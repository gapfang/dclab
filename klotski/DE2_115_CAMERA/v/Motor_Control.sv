==> flow/design.v <==
module Motor_Control (
    input i_Clk,
    input i_rst_n,
    input i_en,
    input i_direction,
    input [31:0] i_total_steps,
    output o_step_control,
    output o_direction,
    output o_done
);
localparam TOTAL_CYCLE = 20000; 
localparam HIGH_CYCLE = 10000; 
localparam LOW_CYCLE = TOTAL_CYCLE - HIGH_CYCLE;
logic direction_r, direction_w;
logic [19:0] cnt_r, cnt_w;
logic [31:0] total_cnt_r, total_cnt_w;
logic en_r, en_w;
logic [31:0] total_steps_r, total_steps_w; 
logic step_control_r, step_control_w;
logic done_r, done_w;
assign o_direction = direction_r;
assign o_step_control = step_control_r;
assign o_done = done_r;
typedef enum logic [2:0] {
    S_IDLE     = 3'b000,
    S_ROTATE_HIGH = 3'b001,
    S_ROTATE_LOW = 3'b010,
    S_DONE =3'b011
} state_t;
state_t state_r, state_w;
always_comb begin
    state_w = state_r;
    case(state_r)
        S_IDLE: begin
            if (i_en) begin
                state_w = S_ROTATE_HIGH;
            end
        end
        S_ROTATE_HIGH: begin
            if (cnt_r >= HIGH_CYCLE) begin
                state_w = S_ROTATE_LOW;
            end
        end
        S_ROTATE_LOW: begin
            if ((cnt_r >= LOW_CYCLE) && (total_cnt_r < total_steps_r)) begin
                state_w = S_ROTATE_HIGH;
            end
            else if ((cnt_r >= LOW_CYCLE) && (total_cnt_r >= total_steps_r)) begin
                state_w = S_DONE;
            end
        end
        S_DONE: begin
            state_w = S_IDLE;
        end
    endcase
end
always_comb begin
    direction_w = direction_r;
    cnt_w = cnt_r;
    total_cnt_w = total_cnt_r;
    total_steps_w = total_steps_r;
    done_w = 0;
    step_control_w = 0;
    case(state_r)
        S_IDLE: begin
            cnt_w = 0;
            total_cnt_w = 0;
            total_steps_w = i_total_steps;
            direction_w = i_direction;
        end
        S_ROTATE_HIGH: begin
            if (cnt_r < HIGH_CYCLE) begin
                step_control_w = 1;
                cnt_w = cnt_r + 1;
            end
            else begin
                step_control_w = 0;
                cnt_w = 0;
            end
        end
        S_ROTATE_LOW: begin
            if (cnt_r < LOW_CYCLE) begin
                step_control_w = 0;
                cnt_w = cnt_r + 1;
            end
            else begin
                cnt_w = 0;
                total_cnt_w = total_cnt_r + 1;
            end
            if (total_cnt_r >= total_steps_r) begin
                done_w = 0;
            end
        end
        S_DONE: begin
            done_w = 1;
            cnt_w = 0;
        end
    endcase
end
always_ff @(posedge i_Clk or negedge i_rst_n) begin
    if (~i_rst_n) begin
        state_r <= S_IDLE;
        cnt_r <= 20'b0;
        direction_r <= 0;
        total_cnt_r <= 0;
        total_steps_r <= 0;
        step_control_r <= 0;
        done_r <= 0;
    end
    else begin
        state_r <= state_w;
        cnt_r <= cnt_w;
        direction_r <= direction_w;
        total_steps_r <= total_steps_w;
        step_control_r <= step_control_w;
        done_r <= done_w;
        total_cnt_r <= total_cnt_w;
    end
end
endmodule
Reports on Motor_Control --
What the tools print for Motor_Control, step after step. Line numbers count from 1 in the design file above. Cell names lack the library's common part. The mark - stands for no value.
Inputs: top Motor_Control, clock i_Clk, library sky130hd, corner tt_025C_1v80

Word-level counts --
Source: Yosys, flattened and elaborated, memories not mapped. Widths are those after wreduce. Registers that Yosys merges into a memory's read port (data or address) are not register bits. Print and check cells do not count. Equal cells are merged and count once.
Bit counts: bits in registers 90, input bits 36, output and inout port bits 3, elaborated cells 42
Cells by class: add/sub/neg operators 2, magnitude comparators 4, equal/unequal tests 7, muxes and demuxes 12, reduce/logical cells 10
Operator list (number):
- 32-bit parallel mux with 2-bit select | 1
- 20-bit parallel mux with 2-bit select | 1
- 32-bit by 1-bit adder with 32-bit output (second input constant) | 1
- 32-bit greater-or-equal comparator | 1
- 32-bit less-than comparator | 1
- 32-bit two-way mux | 1
- 20-bit by 1-bit adder with 20-bit output (second input constant) | 1
- 20-bit by 14-bit greater-or-equal comparator with 1-bit output (second input constant) | 1
- 20-bit by 14-bit less-than comparator with 1-bit output (second input constant) | 1
- 20-bit two-way mux | 1
- 3-bit parallel mux with 4-bit select | 1
- 3-bit two-way mux | 4
- 2-bit inequality test (second input constant) | 3
- 3-bit by 2-bit == test with 1-bit output (second input constant) | 2
- 2-bit OR reduction | 2
- 4-bit AND reduction | 1
- 4-bit nonzero test | 1
- 3-bit by 1-bit == test with 1-bit output (second input constant) | 1
- 3-bit inequality test (second input constant) | 1
- 3-bit logical NOT | 1
- 3-bit nonzero test | 1
- 1-bit two-way mux | 3
- 1-bit logical AND | 2
- 2-bit AND reduction | 1
- 2-bit nonzero test | 1

Depth --
Longest topological path by Yosys (ltp), each cell counted once; first at word level (registers and memories cut), then after technology mapping (sequential cells cut; the memories' decode and read muxes count).
Logic depth: depth in word-level cells 5, ABC_AREA 0, gate-level depth with buffers 8, depth with buffers taken out 7

Synthesis result --
Yosys stat after the flow's synthesis: flattened, memories mapped to cells. It holds for the ABC_AREA given above (unset counts as 0); a run with the other value may have another netlist. Totals and module areas in this step are rounded.
Cells by type:
- dfrtp_1 | number 90, area in all 2252.16 um^2
- ha_1 | number 34, area in all 425.408 um^2
- o21ai_0 | number 59, area in all 295.283 um^2
- nand2_1 | number 65, area in all 243.984 um^2
- a21oi_1 | number 45, area in all 225.216 um^2
- inv_1 | number 43, area in all 161.405 um^2
- nand4_1 | number 18, area in all 112.608 um^2
- or3_1 | number 18, area in all 112.608 um^2
- nor2_1 | number 26, area in all 97.594 um^2
- o31ai_1 | number 9, area in all 67.565 um^2
- nand3_1 | number 13, area in all 65.062 um^2
- clkbuf_1 | number 16, area in all 60.058 um^2
- or4_1 | number 8, area in all 60.058 um^2
- nor4_1 | number 9, area in all 56.304 um^2
- a21o_1 | number 7, area in all 52.55 um^2
- xor2_1 | number 6, area in all 52.55 um^2
- a31oi_1 | number 7, area in all 43.792 um^2
- and3_1 | number 7, area in all 43.792 um^2
Not listed: further types 33, cells in them 62.
Synthesis totals: mapped cells 542, synthesis area 4940 um^2, mapped flip-flops 91

Timing after synthesis --
OpenSTA on the mapped netlist: ideal clock, no wires. The path of least setup slack (recovery checks aside). Input and output delay are each 20% of the period. Register names are those of the netlist, which keeps one name where synthesis merged equal registers.
Timing post-synthesis: kind flip-flop to flip-flop, start point register cnt_r[12], end point register total_cnt_r[20], clock period 3.03 ns, data arrival time 2.047 ns, data required time 2.952 ns, setup slack 0.905 ns, delay of the path 2.125 ns, stages on the path 6, buffers on the path 1, synthesis period reached 2.125 ns
"delay of the path" is the arrival time less input delay plus setup time. "stages on the path": output pins that drive a net of the path, with the launching flip-flop's if there is one; two outputs of one cell count as two. "synthesis period reached" = period - worst setup slack (recovery checks aside). The figure is calculated, with input and output delays left at 20% of the set period. Between the ends stands the longest chain of elaborated cells between them, by number of cells; it is not shown to be the way that was timed. Of several equally long chains one is given. A line is the first line of the expression or statement that the cell stems from. Yosys adds cells for indexed reads and writes and turns some case tables into memories.
On the way, post-synthesis: cell sequence dfrtp_1 > clkbuf_1 > or4b_4 > a311o_1 > or4_1 > a21oi_1, cells in the longest elaborated chain 3
Ends and longest elaborated chain, post-synthesis:
- start: declaration | line 15 | logic [19:0] cnt_r, cnt_w;
- start: assignment | line 103 | cnt_r <= 20'b0;
- start: assignment | line 112 | cnt_r <= cnt_w;
- 20-bit by 14-bit less-than comparator with 1-bit output | line 82 | if (cnt_r < LOW_CYCLE) begin
- 32-bit two-way mux | line 82
- 32-bit parallel mux with 2-bit select | line 64 | case(state_r)
- end: assignment | line 105 | total_cnt_r <= 0;
- end: assignment | line 117 | total_cnt_r <= total_cnt_w;
- end: declaration | line 16 | logic [31:0] total_cnt_r, total_cnt_w;

Path in the finished layout --
Path of least setup slack in the final report of record 1 (OpenROAD, finished layout, wires in). Where an end is a register, its clock arrival counts in the times.
Timing post-layout: kind flip-flop to flip-flop, start point register cnt_r[6], end point register total_cnt_r[16], clock period 2.17 ns, data arrival time 2.49 ns, data required time 2.48 ns, setup slack -0.01 ns, stages on the path 7, buffers on the path 1
Between the ends stands the longest chain of elaborated cells between them, by number of cells; it is not shown to be the way that was timed. Of several equally long chains one is given.
On the way, post-layout: cell sequence dfrtp_1 > nor4_2 > or4b_4 > a311o_1 > buf_4 > or3_4 > a21oi_2, cells in the longest elaborated chain 3
Ends and longest elaborated chain, post-layout:
- start: declaration | line 15 | logic [19:0] cnt_r, cnt_w;
- start: assignment | line 103 | cnt_r <= 20'b0;
- start: assignment | line 112 | cnt_r <= cnt_w;
- 20-bit by 14-bit less-than comparator with 1-bit output | line 82 | if (cnt_r < LOW_CYCLE) begin
- 32-bit two-way mux | line 82
- 32-bit parallel mux with 2-bit select | line 64 | case(state_r)
- end: assignment | line 105 | total_cnt_r <= 0;
- end: assignment | line 117 | total_cnt_r <= total_cnt_w;
- end: declaration | line 16 | logic [31:0] total_cnt_r, total_cnt_w;

Lab notebook: Motor_Control

Measured data: module Motor_Control, platform sky130hd, 2 stored runs of the flow under differing settings, order arbitrary. Input and output delays are each 20% of the period that was set; the output load is 0.01 pF.
"reached clock period" means the clock period less the worst setup slack. The figure is calculated, with input and output delays left at 20% of the set period.
"time used up by the worst setup path" = time allowed to the worst setup path (clock period - input delay - output delay, where it has them) - its slack; a late launch clock adds to it, a late capture clock takes from it.
"overall power": no workload was simulated; the value follows from the tool's default switching activity.
The results are shown rounded.

* Record 1 | settings: period_ns 2.17; CORE_UTILIZATION 69; CAP_MARGIN 20; CORE_MARGIN 2; SLEW_MARGIN 20 | results: time used up by the worst setup path 2.18 ns; class of the worst setup path flip-flop to flip-flop; synthesis area 4940 um^2; overall power 2880 µW; worst setup slack after layout -0.010 ns; die size 7860 um^2; utilization after routing 86.2 %; reached clock period 2.180 ns; final setup TNS -0.027 ns
* Record 2 | settings: period_ns 1.71; CORE_UTILIZATION 41; SETUP_SLACK_MARGIN -0.08; PLACE_DENSITY_LB_ADDON 0.28; CORE_ASPECT_RATIO 1.88; CORE_MARGIN 6; CELL_PAD_IN_SITES_GLOBAL_PLACEMENT 0; GPL_TIMING_DRIVEN 1; CTS_CLUSTER_DIAMETER 274; CAP_MARGIN 20; SLEW_MARGIN 20 | results: time used up by the worst setup path 2.09 ns; class of the worst setup path flip-flop to flip-flop; synthesis area 4940 um^2; overall power 4330 µW; worst setup slack after layout -0.379 ns; die size 15000 um^2; utilization after routing 61.7 %; reached clock period 2.089 ns; final setup TNS -8.73 ns
