==> flow/design.v <==
module Top_Control(
    input i_Clk,
    input i_rst_n,
    input i_start,
    input i_read_VGA_done,
    input i_move_en,
    input i_alg_done,
    input [0:1][1:0] i_end_block,
    input [3:0] i_end_block_number,
    input i_bm_done,
    input [0:3][0:3][3:0] i_klotski,
    output [3:0][3:0][3:0] o_klotski,
    output reg o_read_vga_start,
    output o_start_alg,
    output o_algo_continue,
    output reg o_bm_en,
    output o_done,
    output logic [3:0] o_tmp,
    output [2:0] o_state
);
logic [3:0][3:0][3:0] klotski_r, klotski_w;
logic done_r, done_w;
logic start_alg_r, start_alg_w;
logic started_r, started_w;
logic algo_continue_r, algo_continue_w;
assign o_klotski = klotski_r;
assign o_start_alg = start_alg_r;
assign o_done = done_r;
assign o_algo_continue = algo_continue_r;
assign o_state = state_r;
typedef enum logic [2:0] {
    S_IDLE,
    S_VGA,
    S_ALGO,
    S_MOTOR,
    S_DONE
} state_t;
state_t state_r, state_w;
always_comb begin
    state_w = state_r;
    started_w = started_r;
    done_w = 0;
    start_alg_w = 0;
    algo_continue_w = 0;
    o_read_vga_start = 0;
    o_bm_en = 0;
    klotski_w = klotski_r;
    o_tmp = i_klotski[i_end_block[0]][i_end_block[1]];
    case (state_r)
        S_IDLE: begin
            if (i_start) begin
                state_w = S_VGA;
                started_w = 0;
                o_read_vga_start = 1;
            end
        end
        S_VGA: begin
            if (i_read_VGA_done) begin
                state_w = S_ALGO;
                started_w = 1;
                if (started_r == 0) begin
                    klotski_w = i_klotski;
                    start_alg_w = 1;
                end
                if (started_r == 1 & i_klotski[i_end_block[0]][i_end_block[1]] != i_end_block_number) begin
                    state_w = S_MOTOR;
                    o_bm_en = 1;
                    algo_continue_w = 0;
                end else begin
                    algo_continue_w = 1;
                end
            end
        end
        S_ALGO: begin
            if (i_move_en) begin
                state_w = S_MOTOR;
                o_bm_en = 1;
            end
            if (i_alg_done) begin
                state_w = S_DONE;
            end
        end
        S_MOTOR: begin
            if (i_bm_done) begin
                state_w = S_VGA;
                o_read_vga_start = 1;
            end
        end
        S_DONE: begin
            state_w = S_IDLE;
            done_w = 1;
        end
    endcase
end
always_ff @(posedge i_Clk or negedge i_rst_n) begin
    if (~i_rst_n) begin
        done_r <= 0;
        start_alg_r <= 0;
        state_r <= S_IDLE;
        klotski_r <= 0;
        started_r <= 0;
        algo_continue_r <= 0;
    end
    else begin
        done_r <= done_w;
        start_alg_r <= start_alg_w;
        state_r <= state_w;
        klotski_r <= klotski_w;
        started_r <= started_w;
        algo_continue_r <= algo_continue_w;
    end
end
endmodule
# Step by step through the tools: Top_Control
# What the tools print for Top_Control, step after step.
# Lines are those of the file above, counted from 1.
# Library cell names are shortened.
# The mark n/a stands for no value.
# design
top	Top_Control
clk_port	i_Clk
library	sky130hd
lib_corner	tt_025C_1v80

# Word-level counts
# Counts by Yosys on the flattened word-level netlist (proc, flatten, opt, wreduce; memories kept). Register bits leave out memories and registers merged into their read ports (data or address). Print and check cells are left out.
# word_totals
elab_cells	51
reg_bits	71
# op_classes
muxes	24
n_reduce_logical	6
bitwise	2
n_addsub	3
eq_ne	9
n_shift	1
# op_table
operator	count
64-bit by 8-bit variable part select with 4-bit output	1
3-bit case mux with 5-bit select	1
1-bit two-way mux	15
3-bit two-way mux	5
7-bit by 5-bit adder with 8-bit output	1
2-bit by 2-bit subtractor with 3-bit output with constant A	2
2-bit != test with constant B	3
3-bit by 2-bit == test with 1-bit output with constant B	2
3-bit AND reduction	2
1-bit case mux with 2-bit select	3
5-bit AND reduction	1
5-bit nonzero test	1
4-bit != test	1
3-bit by 1-bit == test with 1-bit output with constant B	1
3-bit == test with constant B	1
3-bit != test with constant B	1
3-bit zero test	1
2-bit nonzero test	1
1-bit AND	1
1-bit inverter	1

# Logic depth
# Yosys ltp: most cells in a row. Word level: on the elaborated netlist, between registers, memories and ports. Mapped: between sequential cells and ports; inverters and the memories' decode and read muxes count.
# depth
word_depth	8
ABC_AREA	0
depth_mapped	8
ltp_nobuf	6

# After synthesis
# Yosys stat after the flow's synthesis: flattened, memories mapped to cells. It holds for the ABC_AREA given above (unset counts as 0); a run with the other value may have another netlist.
# Totals and module areas in this step are rounded.
# types
cell_type	count	type_area_um2
dfrtp_1	71	1.78E+03
mux2_1	46	517.997
mux2_2	19	213.955
mux4_2	9	202.694
mux2i_1	14	140.134
mux4_1	2	52.55
buf_2	9	45.043
nor2_1	10	37.536
xor2_1	4	35.034
nand3b_1	4	30.029
a21oi_1	5	25.024
nand3_1	5	25.024
mux2i_4	1	22.522
nand2_1	5	18.768
nor2b_1	3	18.768
a22oi_1	2	15.014
o21ai_0	3	15.014
a31oi_1	2	12.512
# Not listed: further types 18, cells in them 22.
# synth_totals
ff_cells	71
seq_area_um2	1780
synth_area_um2	3350
cells	236
buf_cells	14

# Worst setup path after synthesis
# OpenSTA on the mapped netlist: ideal clock, no wires. The path of least setup slack (recovery checks aside). Input and output delay are each 20% of the period. Register names are those of the netlist, which keeps one name where synthesis merged equal registers.
# synth_timing
kind	in2out
start	input port i_end_block
end	output port o_bm_en
setup_slack_ns	0.216
n_path_buf	2
t_first_pin_ns	0.580
in_delay_ns	0.580
path_stages	7
delay_ns	1.524
arrival_ns	2.104
period_ns	2.9
required_ns	2.320
synth_period_reached_ns	2.684
# "delay_ns" is the arrival time less input delay plus setup time.
# A path that ends at an output port has no setup time.
# "path_stages" counts driving pins, that of a launching flip-flop among them; a cell with two outputs on the path counts twice.
# "synth_period_reached_ns" is the clock period less the worst setup slack; recovery checks do not enter. This is arithmetic on one report: input and output delays are still those of the set period (20% each).
# An end named without its bit number is one bit of that signal or, where synthesis recoded a state register, one of its new flip-flops.
# The rows between start and end are the longest chain of elaborated cells between them; the timing report does not say that the signal goes this way. Where chains are equally long, one stands for them.
# Each line given opens the expression or statement behind the cell; cells for indexed reads and writes are added by Yosys, which also makes memories of some case tables.
# synth_between
cell_sequence	buf_2 buf_2 mux4_1 mux2_2 xor2_1 o31ai_2 a21oi_1
elab_chain_cells	8
cells_between	8
cone_classes	add/sub (2); eq/ne (1); shift (1); mux (3); logic (1)
# synth_lines
element	line_no	source
start, declared	8	input [0:1][1:0] i_end_block,
2-bit by 2-bit subtractor with 3-bit output	65	if (started_r == 1 & i_klotski[i_end_block[0]][i_end_block[1]] != i_end_block_number) begin
7-bit by 5-bit adder with 8-bit output	65
64-bit by 8-bit variable part select with 4-bit output	65
4-bit != test	65
1-bit AND	65
1-bit two-way mux	65
1-bit two-way mux	58	if (i_read_VGA_done) begin
1-bit case mux with 2-bit select	49	case (state_r)
end, declared	16	output reg o_bm_en,

# Timing after layout
# From the final timing report of entry A: the path of least setup slack in the routed layout; clock arrival at registers is part of the times.
# layout_timing
kind	in2out
start	input port i_end_block
end	output port o_bm_en
t_first_pin_ns	0.35
period_ns	1.74
in_delay_ns	0.35
setup_slack_ns	-0.65
required_ns	1.39
path_stages	9
n_path_buf	3
arrival_ns	2.05
# An end named without its bit number is one bit of that signal or, where synthesis recoded a state register, one of its new flip-flops.
# The rows between start and end are the longest chain of elaborated cells between them; the timing report does not say that the signal goes this way. Where chains are equally long, one stands for them.
# layout_between
cell_sequence	buf_12 buf_6 mux2i_4 mux4_2 mux2i_4 xor2_2 nor3_2 a21oi_1 buf_2
elab_chain_cells	8
cells_between	8
cone_classes	add/sub (2); eq/ne (1); shift (1); mux (3); logic (1)
# layout_lines
element	line_no	source
start, declared	8	input [0:1][1:0] i_end_block,
2-bit by 2-bit subtractor with 3-bit output	65	if (started_r == 1 & i_klotski[i_end_block[0]][i_end_block[1]] != i_end_block_number) begin
7-bit by 5-bit adder with 8-bit output	65
64-bit by 8-bit variable part select with 4-bit output	65
4-bit != test	65
1-bit AND	65
1-bit two-way mux	65
1-bit two-way mux	58	if (i_read_VGA_done) begin
1-bit case mux with 2-bit select	49	case (state_r)
end, declared	16	output reg o_bm_en,

FLOW RESULTS
============

Top_Control through Yosys and OpenROAD on sky130hd: 2 stored runs, unordered, with their settings and measured results. The constraints put input and output delay at 20% of the set period each and load the outputs with 0.01 pF.
"achieved_clock_period_ns": clock period set for the run, less the worst setup slack. It is reckoned from that one timing run; input and output delays stay at 20% of the period that was set.
Measured values are rounded.

Entry A, flow files:
==> flow/run.sh <==
#!/bin/bash
# the make line also repeats the synthesis and layout settings of config.mk as NAME=value (left out here)
make -C /OpenROAD-flow-scripts/flow DESIGN_CONFIG=/design/flow/config.mk WORK_HOME=/design/flow/orfs CLKGATE_MAP_FILE= finish
==> flow/config.mk <==
export PLATFORM = sky130hd
export DESIGN_NAME = Top_Control
export DESIGN_NICKNAME = Top_Control
export VERILOG_FILES = /design/flow/design.v
export SDC_FILE = /design/flow/constraint.sdc
export NUM_CORES = 4
export LEC_CHECK = 0
export CAP_MARGIN = 20
export CORE_MARGIN = 9
export CORE_UTILIZATION = 31
export CTS_CLUSTER_DIAMETER = 387
export CTS_CLUSTER_SIZE = 19
export PLACE_DENSITY = 0.68
export SLEW_MARGIN = 15
==> flow/constraint.sdc <==
create_clock -name core_clock -period 1.74 [get_ports {i_Clk}]
set_input_delay 0.3480 -clock core_clock [delete_from_list [all_inputs] [get_ports {i_Clk}]]
set_output_delay 0.3480 -clock core_clock [all_outputs]
set_load 0.01 [all_outputs]

==> results of entry A, as CSV <==
result,value
post_synth_area_um2,3350
design.die.area_um2,14900
cell_area_final_um2,6170
worstSetupSlack_ns,-0.655
total_negative_slack_ns,-3.79
worst_hold_slack_ns,0.249
achieved_clock_period_ns,2.395

Entry B, flow files:
==> flow/run.sh <==
#!/bin/bash
# the make line also repeats the synthesis and layout settings of config.mk as NAME=value (left out here)
make -C /OpenROAD-flow-scripts/flow DESIGN_CONFIG=/design/flow/config.mk WORK_HOME=/design/flow/orfs CLKGATE_MAP_FILE= finish
==> flow/config.mk <==
export PLATFORM = sky130hd
export DESIGN_NAME = Top_Control
export DESIGN_NICKNAME = Top_Control
export VERILOG_FILES = /design/flow/design.v
export SDC_FILE = /design/flow/constraint.sdc
export NUM_CORES = 4
export LEC_CHECK = 0
export ABC_AREA = 0
export CAP_MARGIN = 30
export CELL_PAD_IN_SITES_DETAIL_PLACEMENT = 0
export CORE_ASPECT_RATIO = 0.56
export CORE_MARGIN = 2
export CORE_UTILIZATION = 52
export CTS_CLUSTER_SIZE = 28
export GPL_ROUTABILITY_DRIVEN = 0
export MIN_ROUTING_LAYER = met1
export PLACE_DENSITY_LB_ADDON = 0.29
export SETUP_SLACK_MARGIN = -0.17
export SLEW_MARGIN = 15
export TNS_END_PERCENT = 10
==> flow/constraint.sdc <==
create_clock -name core_clock -period 2.24 [get_ports {i_Clk}]
set_input_delay 0.4480 -clock core_clock [delete_from_list [all_inputs] [get_ports {i_Clk}]]
set_output_delay 0.4480 -clock core_clock [all_outputs]
set_load 0.01 [all_outputs]

==> results of entry B, as CSV <==
result,value
post_synth_area_um2,3350
design.die.area_um2,7140
cell_area_final_um2,5630
worstSetupSlack_ns,-0.360
total_negative_slack_ns,-1.05
worst_hold_slack_ns,0.374
achieved_clock_period_ns,2.600
